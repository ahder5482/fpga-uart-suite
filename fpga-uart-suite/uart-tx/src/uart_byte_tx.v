==> flow/design.v <==
module uart_byte_tx(
    Clk,
    Reset_n,
    Data,
    Send_Go,
    Baud_set,
    uart_tx,
    Tx_done
);
    input Clk;
    input Reset_n;
    input [7:0]Data;
    input Send_Go;
    input [2:0]Baud_set;
    output reg uart_tx;
    output reg Tx_done;
    reg [17:0]bps_DR;
    always@(*)
        case(Baud_set)
            0:bps_DR = 1000000000/9600/20;
            1:bps_DR = 1000000000/19200/20;
            2:bps_DR = 1000000000/38400/20;
            3:bps_DR = 1000000000/57600/20;
            4:bps_DR = 1000000000/115200/20;
            default bps_DR = 1000000000/9600/20;
        endcase
    reg Send_en;        
    always@(posedge Clk or negedge Reset_n)
    if(!Reset_n)
        Send_en <= 0;
    else if(Send_Go)
        Send_en <= 1;
    else if(Tx_done)
        Send_en <= 0;  
    reg [7:0]r_Data;
    always@(posedge Clk)
    if(Send_Go)
        r_Data <= Data;
    else
        r_Data <= r_Data;              
    reg [17:0]div_cnt;
    wire bps_clk;
    assign bps_clk = (div_cnt == 1);
    always@(posedge Clk or negedge Reset_n)
    if(!Reset_n)
        div_cnt <= 0;
    else if(Send_en)begin
        if(div_cnt == bps_DR - 1)
            div_cnt <= 0;
        else 
            div_cnt <= div_cnt + 1'b1;
    end            
    else    
        div_cnt <= 0;            
    reg [3:0]bps_cnt;
    always@(posedge Clk or negedge Reset_n)
    if(!Reset_n)
        bps_cnt <= 0;
    else if(Send_en)begin
        if(bps_clk)begin     
            if(bps_cnt == 12)
                bps_cnt <= 0;
            else 
                bps_cnt <= bps_cnt + 1'b1;
        end
    end
    else
         bps_cnt <= 0;                
    always@(posedge Clk or negedge Reset_n)
    if(!Reset_n)begin
        uart_tx <= 1'b1;
    end        
    else begin   
        case(bps_cnt)
            1:uart_tx <= 0;
            2:uart_tx <= r_Data[0];
            3:uart_tx <= r_Data[1];
            4:uart_tx <= r_Data[2];
            5:uart_tx <= r_Data[3];
            6:uart_tx <= r_Data[4];
            7:uart_tx <= r_Data[5];
            8:uart_tx <= r_Data[6];
            9:uart_tx <= r_Data[7];
            10:uart_tx <= 1;
            11:uart_tx <= 1;
            default uart_tx <= 1;
        endcase
    end 
    always@(posedge Clk or negedge Reset_n)
    if(!Reset_n)
        Tx_done <= 0;
    else if((bps_clk == 1) && (bps_cnt == 10))
        Tx_done <= 1;
    else
        Tx_done <= 0;
endmodule
# Tool chain data of uart_byte_tx
# What the tools print for uart_byte_tx, step after step.
# Line numbers count from 1 in the design file above.
# Cell names lack the library's common part.
# The mark n/a stands for no value.
# inputs
design,uart_byte_tx
clock,Clk
library,sky130hd
corner,tt_025C_1v80

# Word level
# Yosys after proc, flatten, opt, wreduce and memory -nomap, before mapping. Memory bits, and registers merged into a memory's read port (data or address), are not among the register bits. Print and check cells are not counted. Equal cells are merged and count once.
# word_totals
ff_bits,33
latchBits,0
ram_bits,0
mem_bits_ro,0
clocked_rd_ports_x_width,0
mem_count,0
in_bits,14
output_inout_bits,2
elab_cells,39
# op_classes
add_sub_neg,3
multipliers,0
div_mod_pow,0
cmp,0
n_eq,18
n_shift,0
mux,10
bitwise,0
n_reduce_logical,2
# ops
cell,count
parallel mux 13 bit (select 4 bit),1
two-way mux 18 bit,2
equality test 18 x 32 -> 1 bit,1
subtractor 18 x 1 -> 19 bit with constant B,1
adder 18 x 1 -> 18 bit with constant B,1
equality test 18 x 1 -> 1 bit with constant B,1
equality test 4 x 3 -> 1 bit with constant B,4
equality test 4 bit with constant B,4
two-way mux 4 bit,3
parallel mux 1 bit (select 9 bit),1
equality test 4 x 2 -> 1 bit with constant B,2
equality test 3 x 2 -> 1 bit with constant B,2
adder 4 x 1 -> 4 bit with constant B,1
equality test 4 x 1 -> 1 bit with constant B,1
equality test 3 x 1 -> 1 bit with constant B,1
equality test 3 bit with constant B,1
two-way mux 1 bit,3
inequality test 2 x 1 -> 1 bit with constant B,1
nonzero test 2 bit,1
logical AND 1 bit,1

# Depth
# Longest topological path by Yosys (ltp), each cell counted once; first at word level (registers and memories cut), then after technology mapping (sequential cells cut; the memories' decode and read muxes count).
# logic_depth
word_depth,6
abc_area,0
depth_mapped,11
ltp_nobuf,9

# Mapped cells and area
# Yosys stat after the flow's synthesis: flattened, memories mapped to cells. It holds for the ABC_AREA given above (unset counts as 0); a run with the other value may have another netlist.
# The area totals of this step are shown rounded.
# types
cell_type,count,type_area_um2
dfrtp_1,24,600.576
edfxtp_1,8,240.23
ha_1,7,87.584
nand2_1,22,82.579
nor2_1,21,78.826
xnor2_1,9,78.826
xor2_1,9,78.826
a21oi_1,8,40.038
o21ai_0,8,40.038
nand3_1,7,35.034
nor3_1,7,35.034
nand4_1,5,31.28
inv_1,8,30.029
dfstp_2,1,26.275
o31a_1,3,26.275
and2_1,4,25.024
buf_6,2,22.522
nor3b_1,3,22.522
# Other cell types: 41; their cells: 59.
# mapped
cell_count,215
synth_area_um2,2050
sequential_area_um2,867
ff_cells,33
buffers,13

# Timing after synthesis
# Path of least setup slack by OpenSTA after synthesis, without wires, with an ideal clock, recovery checks aside; 20% of the period is set as input and as output delay. Where synthesis merged equal registers, the netlist keeps one of their names.
# synth_timing
path_type,input to register
from,in Baud_set[1]
to,reg div_cnt[10]
period_ns,2.27
input_delay_ns,0.454
setup_time_ns,0.116
t_first_pin_ns,0.454
arrival_ns,2.160
required_time_ns,2.154
setup_slack_ns,-0.006
path_delay_ns,1.822
path_stages,10
path_buffers,2
synth_period_reached_ns,2.276
# "path_delay_ns" = arrival - input delay + setup time.
# "path_stages": output pins that drive a net of the path, with the launching flip-flop's if there is one; two outputs of one cell count as two.
# "synth_period_reached_ns" is the clock period less the worst setup slack; recovery checks do not enter. This is arithmetic on one report: input and output delays are still those of the set period (20% each).
# Between the ends stands the longest chain of elaborated cells between them, by number of cells; it is not shown to be the way that was timed. Of several equally long chains one is given.
# Each line given opens the expression or statement behind the cell; cells for indexed reads and writes are added by Yosys, which also makes memories of some case tables.
# A register here has more assigning lines than the two given.
# synth_between
cell_sequence,buf_2 -> nor2_1 -> or2_2 -> ha_1 -> xor2_1 -> a32oi_1 -> a211o_1 -> a211oi_2 -> buf_6 -> nor2_1
elab_chain_cells,6
cells_between,9
cone_lines,3
cone_classes,1 x add/sub; 5 x eq/ne; 3 x mux
# synth_lines
element,line,source
"start, declared",14,input [2:0]Baud_set;
equality test 3 bit,19,case(Baud_set)
parallel mux 13 bit (select 4 bit),19,
subtractor 18 x 1 -> 19 bit,48,if(div_cnt == bps_DR - 1)
equality test 18 x 32 -> 1 bit,48,
two-way mux 18 bit,48,
two-way mux 18 bit,47,else if(Send_en)begin
"end, assigned",46,div_cnt <= 0;
"end, assigned",51,div_cnt <= div_cnt + 1'b1;
"end, declared",41,reg [17:0]div_cnt;

# Worst path after layout
# From the final timing report of record 1: the path of least setup slack in the routed layout; clock arrival at registers is part of the times.
# layout_timing
path_type,input to register
from,in Baud_set[1]
to,reg div_cnt[8]
period_ns,2.16
input_delay_ns,0.43
setup_time_ns,0.11
t_first_pin_ns,0.43
arrival_ns,2.26
required_time_ns,2.34
setup_slack_ns,0.07
path_stages,10
path_buffers,2
# Between the ends stands the longest chain of elaborated cells between them, by number of cells; it is not shown to be the way that was timed. Of several equally long chains one is given.
# A register here has more assigning lines than the two given.
# layout_between
cell_sequence,buf_8 -> or2b_4 -> a21o_1 -> ha_4 -> xor2_2 -> a32oi_2 -> a211o_1 -> a211oi_2 -> buf_4 -> nor2_1
elab_chain_cells,6
cells_between,9
cone_lines,3
cone_classes,1 x add/sub; 5 x eq/ne; 3 x mux
# layout_lines
element,line,source
"start, declared",14,input [2:0]Baud_set;
equality test 3 bit,19,case(Baud_set)
parallel mux 13 bit (select 4 bit),19,
subtractor 18 x 1 -> 19 bit,48,if(div_cnt == bps_DR - 1)
equality test 18 x 32 -> 1 bit,48,
two-way mux 18 bit,48,
two-way mux 18 bit,47,else if(Send_en)begin
"end, assigned",46,div_cnt <= 0;
"end, assigned",51,div_cnt <= div_cnt + 1'b1;
"end, declared",41,reg [17:0]div_cnt;

# Record of 2 stored runs of the RTL-to-layout flow on uart_byte_tx, platform sky130hd. The runs are unordered. Constraints: input delay and output delay 20% of the set period each, output load 0.01 pF.
# By "achievedPeriod_ns" is meant the clock period of the run minus its worst setup slack. This is arithmetic on one report: input and output delays are still those of the set period (20% each).
# "worstPathTime_ns" means the part of the period allowed to the worst setup path (the constraints hold back 20% at inputs and 20% at outputs) less its slack; where the path has registers, the arrival times of their clocks count too.
# "total_power_mw" rests on the timing tool's default activity at the inputs, not on a simulated workload.
# The results are shown rounded.
# A setting shown as - is not set for that run.
item,record 1,record 2
period_ns,2.16,3.9
CORE_UTILIZATION,59,37
SETUP_SLACK_MARGIN,0.23,-
PLACE_DENSITY_LB_ADDON,0.14,-
HOLD_SLACK_MARGIN,-0.06,-
CORE_ASPECT_RATIO,0.5,-
CORE_MARGIN,7,2
ABC_AREA,0,-
CTS_CLUSTER_SIZE,84,82
CAP_MARGIN,35,20
SLEW_MARGIN,30,20
MAX_ROUTING_LAYER,met4,-
CELL_PAD_IN_SITES_DETAIL_PLACEMENT,-,2
TNS_END_PERCENT,-,90
GPL_ROUTABILITY_DRIVEN,-,0
MIN_ROUTING_LAYER,-,met2
worstPathTime_ns,1.66,2.35
worst_path_kind,input to register,input to register
total_power_mw,2.06,1.17
fin_util_frac,0.789,0.428
achievedPeriod_ns,2.087,3.128
synthArea_um2,2050,2050
setup_tns_ns,0.000,0.000
final_setup_ws_ns,0.073,0.772
die_um2,5420,6150
stdcell_area_um2,2490,2330
